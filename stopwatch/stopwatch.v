==> flow/design.v <==
module stopwatch(
    input wire clk,
    input wire go,  
    input wire clr,  
    output wire [3:0] d3, d2, d1, d0,
    output reg [3:0] an,         
    output reg [6:0] sseg,       
    output reg dp                
);
localparam DVSR = 5000000;
reg [22:0] counter;
wire [22:0] counter_next;
reg [3:0] d3_reg, d2_reg, d1_reg, d0_reg;
reg [3:0] hex_in;
wire [3:0] d3_next, d2_next, d1_next, d0_next;
wire d3_en, d1_en, d2_en, d0_en;
wire max_tick, d0_tick, d1_tick, d2_tick;
always @(posedge clk)
begin
if(clr)
    begin
    counter <=0; 
    d3_reg <= 0;
    d2_reg <= 0;
    d1_reg <= 0;
    d0_reg <= 0;
    end
else if(go) begin
    counter <= counter_next;
    d3_reg <= d3_next;
    d2_reg <= d2_next;
    d1_reg <= d1_next;
    d0_reg <= d0_next;
end
end
assign counter_next = (counter == DVSR) ? 4'b0 : counter + 1;
assign max_tick = (counter == DVSR) ? 1'b1 : 1'b0;
assign d0_en = max_tick;
assign d0_next = (d0_en && d0_reg == 9) ? 4'b0 :
                 (d0_en) ? d0_reg + 1 : d0_reg;
assign d0_tick = (d0_reg == 9) ? 1'b1 : 1'b0;
assign d1_en = max_tick & d0_tick;
assign d1_next = (d1_en && d1_reg == 9) ? 4'b0 :
                 (d1_en) ? d1_reg + 1 :
                 d1_reg;
assign d1_tick = (d1_reg == 9) ? 1'b1 : 1'b0;
assign d2_en = max_tick & d0_tick & d1_tick;
assign d2_next = (d2_en && d2_reg == 9) ? 4'b0 :
                 (d2_en) ? d2_reg + 1 :
                 d2_reg;
assign d2_tick = (d2_reg == 9) ? 1'b1 : 1'b0;
assign d3_en = max_tick & d0_tick & d1_tick & d2_tick;
assign d3_next = (d3_en && d3_reg == 5) ? 4'b0 :
                 (d3_en) ? d3_reg + 1 :
                 d3_reg;
assign d0 = d0_reg;
assign d1 = d1_reg;
assign d2 = d2_reg;
assign d3 = d3_reg;
reg [17:0] c_reg;
wire [17:0] c_next;
always @(posedge clk, posedge clr) 
if(clr) c_reg <= 0;
else c_reg <= c_next;
assign c_next = c_reg + 1;
always @*
case (c_reg[17:16])
2'b00: 
    begin
    an = 4'b1110;
    hex_in = d0_reg;
    dp = 1'b1;
    end
2'b01: 
    begin
    an = 4'b1101;
    hex_in = d1_reg;
    dp = 1'b1;
    end
2'b10: 
    begin
    an = 4'b1011;
    hex_in = d2_reg;
    dp = 1'b1;
    end
2'b11: 
    begin
    an = 4'b0111;
    hex_in = d3_reg;
    dp = 1'b1;
    end
endcase
always @* begin 
case(hex_in)
   4'd0 : sseg = 7'b1000000;
   4'd1 : sseg = 7'b1111001;
   4'd2 : sseg = 7'b0100100;
   4'd3 : sseg = 7'b0110000;
   4'd4 : sseg = 7'b0011001;
   4'd5 : sseg = 7'b0010010;
   4'd6 : sseg = 7'b0000010;
   4'd7 : sseg = 7'b1111000;
   4'd8 : sseg = 7'b0000000;
   4'd9 : sseg = 7'b0010000;
   default : sseg = 7'b0111111; 
  endcase
end
endmodule
* Reports on stopwatch
Tool output for the design above, in the order of the flow.
Line numbers count from 1 in the design file above.
Library cell names are shortened.
A cell with - has no value.
- Top :: stopwatch
- Clock port :: clk
- Library :: sky130hd
- Corner :: tt_025C_1v80

* After elaboration
Source: Yosys, flattened and elaborated, memories not mapped. Widths are those after wreduce. Registers that Yosys merges into a memory's read port (data or address) are not register bits. Print and check cells do not count. Equal cells are merged and count once.
Memory sizes are those after Yosys's memory passes, which may raise the word count (mostly to a power of two), join words into wider ones and drop unused or constant bits.
- Add/subtract/negate cells :: 6
- Equality and inequality tests :: 8
- Mux-type cells :: 16
- Bitwise logic cells :: 3
- Reductions and logical operators :: 14
** Operators with widths (number)
- 4-bit case mux with 4-bit select :: 2
- 4-bit 2-to-1 mux :: 8
- 23-bit by 1-bit adder with 23-bit output with constant B :: 1
- 23-bit == test with constant B :: 1
- 23-bit 2-to-1 mux :: 1
- 18-bit by 1-bit adder with 18-bit output with constant B :: 1
- 4-bit by 1-bit adder with 4-bit output with constant B :: 4
- 4-bit == test with constant B :: 3
- 2-bit AND reduction :: 4
- 2-bit nonzero test :: 4
- 1-bit 2-to-1 mux :: 5
- 1-bit logical AND :: 4
- 2-bit == test with constant B :: 2
- 4-bit by 3-bit == test with 1-bit output with constant B :: 1
- 4-bit OR reduction :: 1
- 1-bit AND :: 3
- 2-bit by 1-bit == test with 1-bit output with constant B :: 1
- 2-bit zero test :: 1
- Flip-flop bits (word level) :: 57
- Bits in read-only memories :: 112
- Memory cells :: 1
- Input bits :: 3
- Output and inout bits :: 28
- Word-level cells :: 54
** Memories
- (no name shown) :: words 16, bits a word 7, read ports 1, write ports 0, RTL line 94 : case(hex_in)

* Longest topological paths
Yosys ltp: most cells in a row. Word level: on the elaborated netlist, between registers, memories and ports. Mapped: between sequential cells and ports; inverters and the memories' decode and read muxes count.
- Word-level depth :: 8
- ABC_AREA :: 0
- Depth in mapped cells :: 8
- Depth with buffers taken out :: 7

* Netlist
Yosys stat after the flow's synthesis: flattened, memories mapped to cells. It holds for the ABC_AREA given above (unset counts as 0); a run with the other value may have another netlist.
** Cell types
- dfxtp_1 :: number 39, total area 780.749 um^2
- dfrtp_1 :: number 18, total area 450.432 um^2
- ha_1 :: number 14, total area 175.168 um^2
- xnor2_1 :: number 19, total area 166.41 um^2
- xor2_1 :: number 19, total area 166.41 um^2
- nor2_1 :: number 38, total area 142.637 um^2
- nand2_1 :: number 29, total area 108.854 um^2
- mux4_2 :: number 4, total area 90.086 um^2
- nand3_1 :: number 18, total area 90.086 um^2
- a21oi_1 :: number 15, total area 75.072 um^2
- nand4_1 :: number 11, total area 68.816 um^2
- inv_1 :: number 17, total area 63.811 um^2
- or3_1 :: number 10, total area 62.56 um^2
- o21ai_0 :: number 10, total area 50.048 um^2
- and3_1 :: number 6, total area 37.536 um^2
- mux2i_1 :: number 3, total area 30.029 um^2
- and3b_1 :: number 3, total area 26.275 um^2
- clkbuf_1 :: number 7, total area 26.275 um^2
Other cell types: 26; their cells: 41.
- Mapped cells :: 321
- Mapped area :: 0.0029241 mm^2
- Area of sequential cells :: 0.0012312 mm^2
- Flip-flop cells :: 57
- Buffers :: 9

* Path before layout
Path of least setup slack by OpenSTA after synthesis, without wires, with an ideal clock, recovery checks aside; 20% of the period is set as input and as output delay. Where synthesis merged equal registers, the netlist keeps one of their names.
- Path kind :: flip-flop to output port
- Start point :: register c_reg[17]
- End point :: output sseg[3]
- Period :: 2.29 ns
- External output delay :: 0.458 ns
- Time at the first pin :: 0.000 ns
- Arrival time :: 1.850 ns
- Data required time :: 1.832 ns
- Setup slack :: -0.018 ns
- Delay of the path :: 1.850 ns
- Stages :: 6
- Buffers on the path :: 1
- Synthesis period reached :: 2.308 ns
"delay of the path" = arrival - input delay + setup time.
A path that ends at an output port has no setup time.
"stages": output pins that drive a net of the path, with the launching flip-flop's if there is one; two outputs of one cell count as two.
"synthesis period reached" is the clock period less the worst setup slack; recovery checks do not enter. This is arithmetic on one report: input and output delays are still those of the set period (20% each).
The rows between start and end are the longest chain of elaborated cells between them; the timing report does not say that the signal goes this way. Where chains are equally long, one stands for them.
A line is the first line of the expression or statement that the cell stems from. Yosys adds cells for indexed reads and writes and turns some case tables into memories.
The chain passes a memory read, where the word-level depth is cut; so it can be longer than that depth.
- Path through :: dfrtp_1 > clkbuf_1 > mux4_2 > inv_1 > ha_1 > o21ai_0
- Length of the longest elaborated chain :: 3
- Elaborated cells between the ends (all ways) :: 6
- Source lines of those cells :: 2
- Those cells by class :: 3 x eq/ne; 1 x mux; 1 x reduce/logical; 1 x memory
** Ends and longest elaborated chain, after synthesis
- from (decl) :: RTL line 60 : reg [17:0] c_reg;
- from (assign) :: RTL line 63 : if(clr) c_reg <= 0;
- from (assign) :: RTL line 64 : else c_reg <= c_next;
- 2-bit == test :: RTL line 67 : case (c_reg[17:16])
- 4-bit case mux with 4-bit select :: RTL line 67
- memory 16 x 7 bit :: RTL line 94 : case(hex_in)
- to (decl) :: RTL line 7 : output reg [6:0] sseg,

* Path in the finished layout
Path of least setup slack in the final report of flow run 1 (OpenROAD, finished layout, wires in). Where an end is a register, its clock arrival counts in the times.
- Path kind :: flip-flop to output port
- Start point :: register c_reg[17]
- End point :: output sseg[5]
- Period :: 2.83 ns
- External output delay :: 0.57 ns
- Time at the first pin :: 0.33 ns
- Arrival time :: 2.09 ns
- Data required time :: 2.26 ns
- Setup slack :: 0.17 ns
- Stages :: 6
- Buffers on the path :: 1
The rows between start and end are the longest chain of elaborated cells between them; the timing report does not say that the signal goes this way. Where chains are equally long, one stands for them.
The chain passes a memory read, where the word-level depth is cut; so it can be longer than that depth.
- Path through :: dfrtp_2 > mux4_2 > ha_2 > nor3_2 > a21oi_1 > dlygate4sd2_1
- Length of the longest elaborated chain :: 3
- Elaborated cells between the ends (all ways) :: 6
- Source lines of those cells :: 2
- Those cells by class :: 3 x eq/ne; 1 x mux; 1 x reduce/logical; 1 x memory
** Ends and longest elaborated chain, post-layout
- from (decl) :: RTL line 60 : reg [17:0] c_reg;
- from (assign) :: RTL line 63 : if(clr) c_reg <= 0;
- from (assign) :: RTL line 64 : else c_reg <= c_next;
- 2-bit == test :: RTL line 67 : case (c_reg[17:16])
- 4-bit case mux with 4-bit select :: RTL line 67
- memory 16 x 7 bit :: RTL line 94 : case(hex_in)
- to (decl) :: RTL line 7 : output reg [6:0] sseg,

# Flow runs of stopwatch

Stored flow runs of stopwatch (2 of them; Yosys, OpenROAD, sky130hd). They differ in their settings and are not a sequence. Constraints: input delay and output delay 20% of the set period each, output load 0.01 pF.
"worst path time" is the time allowed to the run's worst setup path (the clock period less input and output delay, where it has them) less its slack. Clock arrival times count: a late capture clock shortens it, a late launch clock lengthens it.

** Flow run 1
- Settings :: period_ns=2.83; SETUP_SLACK_MARGIN=0.77; CAP_MARGIN=20; CORE_MARGIN=2; CORE_UTILIZATION=40; SLEW_MARGIN=20
- Area of the synthesized netlist :: 0.0029241 mm^2
- Die footprint :: 0.0080102 mm^2
- Standard-cell area after routing :: 0.0042241 mm^2
- Post-route worst hold slack :: 0.469 ns
- Setup slack of the worst path :: 0.172 ns
- Worst path time :: 2.09 ns
- Kind of the worst setup path :: flip-flop to output port

** Flow run 2
- Settings :: period_ns=1.97; CORE_UTILIZATION=72; SETUP_SLACK_MARGIN=0.15; PLACE_DENSITY=0.76; CORE_ASPECT_RATIO=0.57; CELL_PAD_IN_SITES_DETAIL_PLACEMENT=0; GPL_TIMING_DRIVEN=1; CTS_CLUSTER_SIZE=90; SLEW_MARGIN=5; CAP_MARGIN=20; CORE_MARGIN=2
- Outcome :: incomplete, placement halted on DPL-0033
