==> flow/design.v <==
module rotating_square
#(parameter base_counter=10_000_000)
(
    input wire clk,
    input wire reset, cw,
    output reg [3:0] an,         
    output reg [7:0] in0,in1,in2,in3      
);
reg[23:0] counter=0; 
reg[3:0] turn =0;  
wire[23:0] counter_next;
reg[3:0] turn_next=0;
wire max_tick;
always @(posedge clk, posedge reset) begin
    if (reset) begin
        counter <= 0;
        turn <= 0;
    end else begin
        counter <= counter_next;
        turn <= turn_next;
    end
end
    assign counter_next = (counter == base_counter-1) ? 24'd0 : counter + 1'b1;   
    assign max_tick = (counter == base_counter-1) ? 1'b1 : 1'b0;
always @* begin
turn_next=turn;
if(max_tick) begin
    if(cw) turn_next = (turn == 7) ?4'd0 : turn+1'b1; 
    else turn_next =(turn == 0)? 4'd7 : turn-1'b1;    
    end
end
always @* begin
in0=8'hff; in1=8'hff; in2=8'hff; in3=8'hff;
    case (turn)
      4'd0: in3={1'b1,7'b0011100};
      4'd1: in2={1'b1,7'b0011100};
      4'd2: in1={1'b1,7'b0011100};
      4'd3: in0={1'b1,7'b0011100};
      4'd4: in0={1'b1,7'b1100010};  
      4'd5: in1={1'b1,7'b1100010};
      4'd6: in2={1'b1,7'b1100010};
      4'd7: in3={1'b1,7'b1100010};
    endcase
end
endmodule
* Reports on rotating_square
Tool output for the design above, in the order of the flow. Line numbers count from 1 in the design file above. Cell names lack the library's common part. Not given: n/a
Set-up: design top rotating_square, clock input clk, standard-cell library sky130hd, library corner tt_025C_1v80

* Word-level counts
Yosys after proc, flatten, opt, wreduce and memory -nomap, before mapping. Enables and synchronous resets that opt folds into registers are not counted as muxes. Memory bits, and registers merged into a memory's read port (data or address), are not among the register bits. Print and check cells are not counted. Equal cells are merged and count once. Yosys's memory passes give these memory sizes; they may raise the number of words (mostly to a power of two), join words into wider ones and drop unused or constant bits.
Cells by class: $add $sub $neg 3, multipliers 0, divide/modulo/power cells 0, $lt $le $gt $ge 0, eq/ne operators 2, shift-type cells 0, mux-type cells 6, bitwise gates (word level) 0, reductions and logical operators 1
Operators by type and width (number):
- two-way mux 32 bit | 1
- adder 24 x 1 -> 24 bit with constant B | 1
- equality test 24 bit with constant B | 1
- two-way mux 24 bit | 1
- two-way mux 4 bit | 3
- adder 4 x 1 -> 4 bit with constant B | 1
- subtractor 4 x 1 -> 4 bit with constant B | 1
- equality test 4 x 3 -> 1 bit with constant B | 1
- logical NOT 4 bit | 1
- two-way mux 1 bit | 1
Word-level totals: bits in registers 28, latch bits 0, bits in writable memories 0, ROM bits 224, clocked read ports x word width 0, memories kept 1, input port bits 3, output and inout bits 36
Memory list:
- (name not given) | words 8, width 28, read ports 1, write ports 0, line 34 | case (turn)

* Logic depth
Longest topological path by Yosys (ltp), each cell counted once; first at word level (registers and memories cut), then after technology mapping (sequential cells cut; the memories' decode and read muxes count).
Logic depth: word-level depth 3, ABC_AREA 0, depth in mapped cells 6, depth with buffers taken out 6

* Mapped cells and area
Yosys stat after the flow's synthesis: flattened, memories mapped to cells. It holds for the ABC_AREA given above (unset counts as 0); a run with the other value may have another netlist. The area totals of this step are shown rounded.
Synthesis totals: standard cells after synthesis 193, synthesis area 1830 µm², flip-flop cells 28, buffers 27
Cells by type:
- dfrtp_1 | number 28, area in all 700.672 µm²
- buf_4 | number 24, area in all 180.173 µm²
- ha_1 | number 9, area in all 112.608 µm²
- xor2_1 | number 11, area in all 96.342 µm²
- xnor2_1 | number 8, area in all 70.067 µm²
- nand2_1 | number 14, area in all 52.55 µm²
- nand4_1 | number 8, area in all 50.048 µm²
- nand3_1 | number 9, area in all 45.043 µm²
- nor2_1 | number 12, area in all 45.043 µm²
- and4_1 | number 4, area in all 35.034 µm²
- and2_1 | number 5, area in all 31.28 µm²
- o31ai_1 | number 4, area in all 30.029 µm²
- o21ai_0 | number 5, area in all 25.024 µm²
- inv_1 | number 6, area in all 22.522 µm²
- or4_1 | number 3, area in all 22.522 µm²
- nand4_4 | number 1, area in all 21.27 µm²
- a21oi_1 | number 4, area in all 20.019 µm²
- mux2i_1 | number 2, area in all 20.019 µm²
Other cell types: 23; their cells: 36.

* Path before layout
Source: OpenSTA report_checks on the synthesized netlist (no wires, ideal clock, input and output delay 20% of the period each), path of least setup slack; recovery checks are left aside. Register names are those of the netlist, which keeps one name where synthesis merged equal registers.
Timing after synthesis: kind reg-to-reg, start register counter[0], end register turn[0], clock period 2020 ps, launch time at the first pin 0 ps, data arrival time 1599 ps, setup slack 289 ps, path delay 1731 ps, stages 6, path buffers 0, synthesis period reached 1731 ps
"path delay" is the arrival time less input delay plus setup time. "stages" counts driving pins, that of a launching flip-flop among them; a cell with two outputs on the path counts twice. "synthesis period reached" is the clock period less the worst setup slack; recovery checks do not enter. This is arithmetic on one report: input and output delays are still those of the set period (20% each). Between the ends stands the longest chain of elaborated cells between them, by number of cells; it is not shown to be the way that was timed. Of several equally long chains one is given. A line is the first line of the expression or statement that the cell stems from. Yosys adds cells for indexed reads and writes and turns some case tables into memories.
Between the ends, after synthesis: path through dfrtp_1 ha_1 nand4_1 or4_1 o31ai_1 o31ai_1, length of the longest elaborated chain 2, elaborated cells between the ends (all ways) 2, classes of those cells eq/ne: 1; mux: 1
Ends and longest elaborated chain, after synthesis:
- start, declared | line 9 | reg[23:0] counter=0;
- start, assigned | line 16 | counter <= 0;
- start, assigned | line 19 | counter <= counter_next;
- equality test 24 bit | line 24 | assign max_tick = (counter == base_counter-1) ? 1'b1 : 1'b0;
- two-way mux 1 bit | line 24
- end, assigned | line 17 | turn <= 0;
- end, assigned | line 20 | turn <= turn_next;
- end, declared | line 10 | reg[3:0] turn =0;

* Worst path after layout
Path of least setup slack in the final report of stored run 1 (OpenROAD, finished layout, wires in). Where an end is a register, its clock arrival counts in the times. The report prints the path's times to 10 ps; the period is as set.
Timing post-layout: kind reg-to-output, start register turn[3], end output port in1[0], clock period 2630 ps, external output delay 530 ps, launch time at the first pin 280 ps, data arrival time 1920 ps, setup slack 190 ps, stages 5, path buffers 1
Between the ends stands the longest chain of elaborated cells between them, by number of cells; it is not shown to be the way that was timed. Of several equally long chains one is given.
Between the ends, post-layout: path through dfrtp_1 nor2_1 nand2_1 and2_1 clkdlybuf4s50_1, length of the longest elaborated chain 1, elaborated cells between the ends (all ways) 1, classes of those cells mux: 1
Ends and longest elaborated chain, post-layout:
- start, declared | line 10 | reg[3:0] turn =0;
- start, assigned | line 17 | turn <= 0;
- start, assigned | line 20 | turn <= turn_next;
- two-way mux 32 bit | line 34 | case (turn)
- end, declared | line 7 | output reg [7:0] in0,in1,in2,in3

Hand-over note for rotating_square

rotating_square through Yosys and OpenROAD on sky130hd: 2 stored runs, unordered, with their settings and measured results. The constraints put input and output delay at 20% of the set period each and load the outputs with 0.01 pF.
By "achieved clock period" is meant the clock period of the run minus its worst setup slack. This is arithmetic on one report: input and output delays are still those of the set period (20% each).
"time used up by the worst setup path" means the part of the period allowed to the worst setup path (the constraints hold back 20% at inputs and 20% at outputs) less its slack; where the path has registers, the arrival times of their clocks count too.
"total power of the final layout" rests on the timing tool's default activity at the inputs, not on a simulated workload.
"time used up by the worst setup path" is given in steps of 10 ps.
Measured values are rounded.

[stored run 1] flow files
==> flow/run.sh <==
#!/bin/bash
# the make line also repeats the synthesis and layout settings of config.mk as NAME=value (left out here)
make -C /OpenROAD-flow-scripts/flow DESIGN_CONFIG=/design/flow/config.mk WORK_HOME=/design/flow/orfs CLKGATE_MAP_FILE= finish
==> flow/config.mk <==
export PLATFORM = sky130hd
export DESIGN_NAME = rotating_square
export DESIGN_NICKNAME = rotating_square
export VERILOG_FILES = /design/flow/design.v
export SDC_FILE = /design/flow/constraint.sdc
export NUM_CORES = 4
export LEC_CHECK = 0
export CAP_MARGIN = 20
export CORE_MARGIN = 2
export CORE_UTILIZATION = 20
export CTS_CLUSTER_DIAMETER = 113
export CTS_CLUSTER_SIZE = 13
export GPL_ROUTABILITY_DRIVEN = 0
export GPL_TIMING_DRIVEN = 1
export MAX_ROUTING_LAYER = met5
export MIN_ROUTING_LAYER = met2
export PLACE_DENSITY_LB_ADDON = 0.09
export SETUP_SLACK_MARGIN = 0.06
export SLEW_MARGIN = 0
==> flow/constraint.sdc <==
create_clock -name core_clock -period 2.63 [get_ports {clk}]
set_input_delay 0.5260 -clock core_clock [delete_from_list [all_inputs] [get_ports {clk}]]
set_output_delay 0.5260 -clock core_clock [all_outputs]
set_load 0.01 [all_outputs]

[stored run 1] result: time used up by the worst setup path 1920 ps; critical path kind reg-to-output; total power of the final layout 764 µW; post-layout utilization 0.25; standard-cell area after routing 2200 µm²; achieved clock period 2442 ps; setup TNS 0 ps; synthesis area 1830 µm²; area of the die 9910 µm²; setup slack of the worst path 188 ps

[stored run 2] flow files
==> flow/run.sh <==
#!/bin/bash
# the make line also repeats the synthesis and layout settings of config.mk as NAME=value (left out here)
make -C /OpenROAD-flow-scripts/flow DESIGN_CONFIG=/design/flow/config.mk WORK_HOME=/design/flow/orfs CLKGATE_MAP_FILE= finish
==> flow/config.mk <==
export PLATFORM = sky130hd
export DESIGN_NAME = rotating_square
export DESIGN_NICKNAME = rotating_square
export VERILOG_FILES = /design/flow/design.v
export SDC_FILE = /design/flow/constraint.sdc
export NUM_CORES = 4
export LEC_CHECK = 0
export CAP_MARGIN = 20
export CELL_PAD_IN_SITES_DETAIL_PLACEMENT = 0
export CORE_MARGIN = 2
export CORE_UTILIZATION = 45
export CTS_CLUSTER_SIZE = 66
export GPL_ROUTABILITY_DRIVEN = 0
export GPL_TIMING_DRIVEN = 0
export MAX_ROUTING_LAYER = met5
export SLEW_MARGIN = 20
export TNS_END_PERCENT = 55
==> flow/constraint.sdc <==
create_clock -name core_clock -period 1.33 [get_ports {clk}]
set_input_delay 0.2660 -clock core_clock [delete_from_list [all_inputs] [get_ports {clk}]]
set_output_delay 0.2660 -clock core_clock [all_outputs]
set_load 0.01 [all_outputs]

[stored run 2] result: time used up by the worst setup path 1800 ps; critical path kind reg-to-reg; total power of the final layout 1560 µW; post-layout utilization 0.768; standard-cell area after routing 3030 µm²; achieved clock period 1799 ps; setup TNS -16200 ps; synthesis area 1830 µm²; area of the die 4590 µm²; setup slack of the worst path -469 ps

End of note.
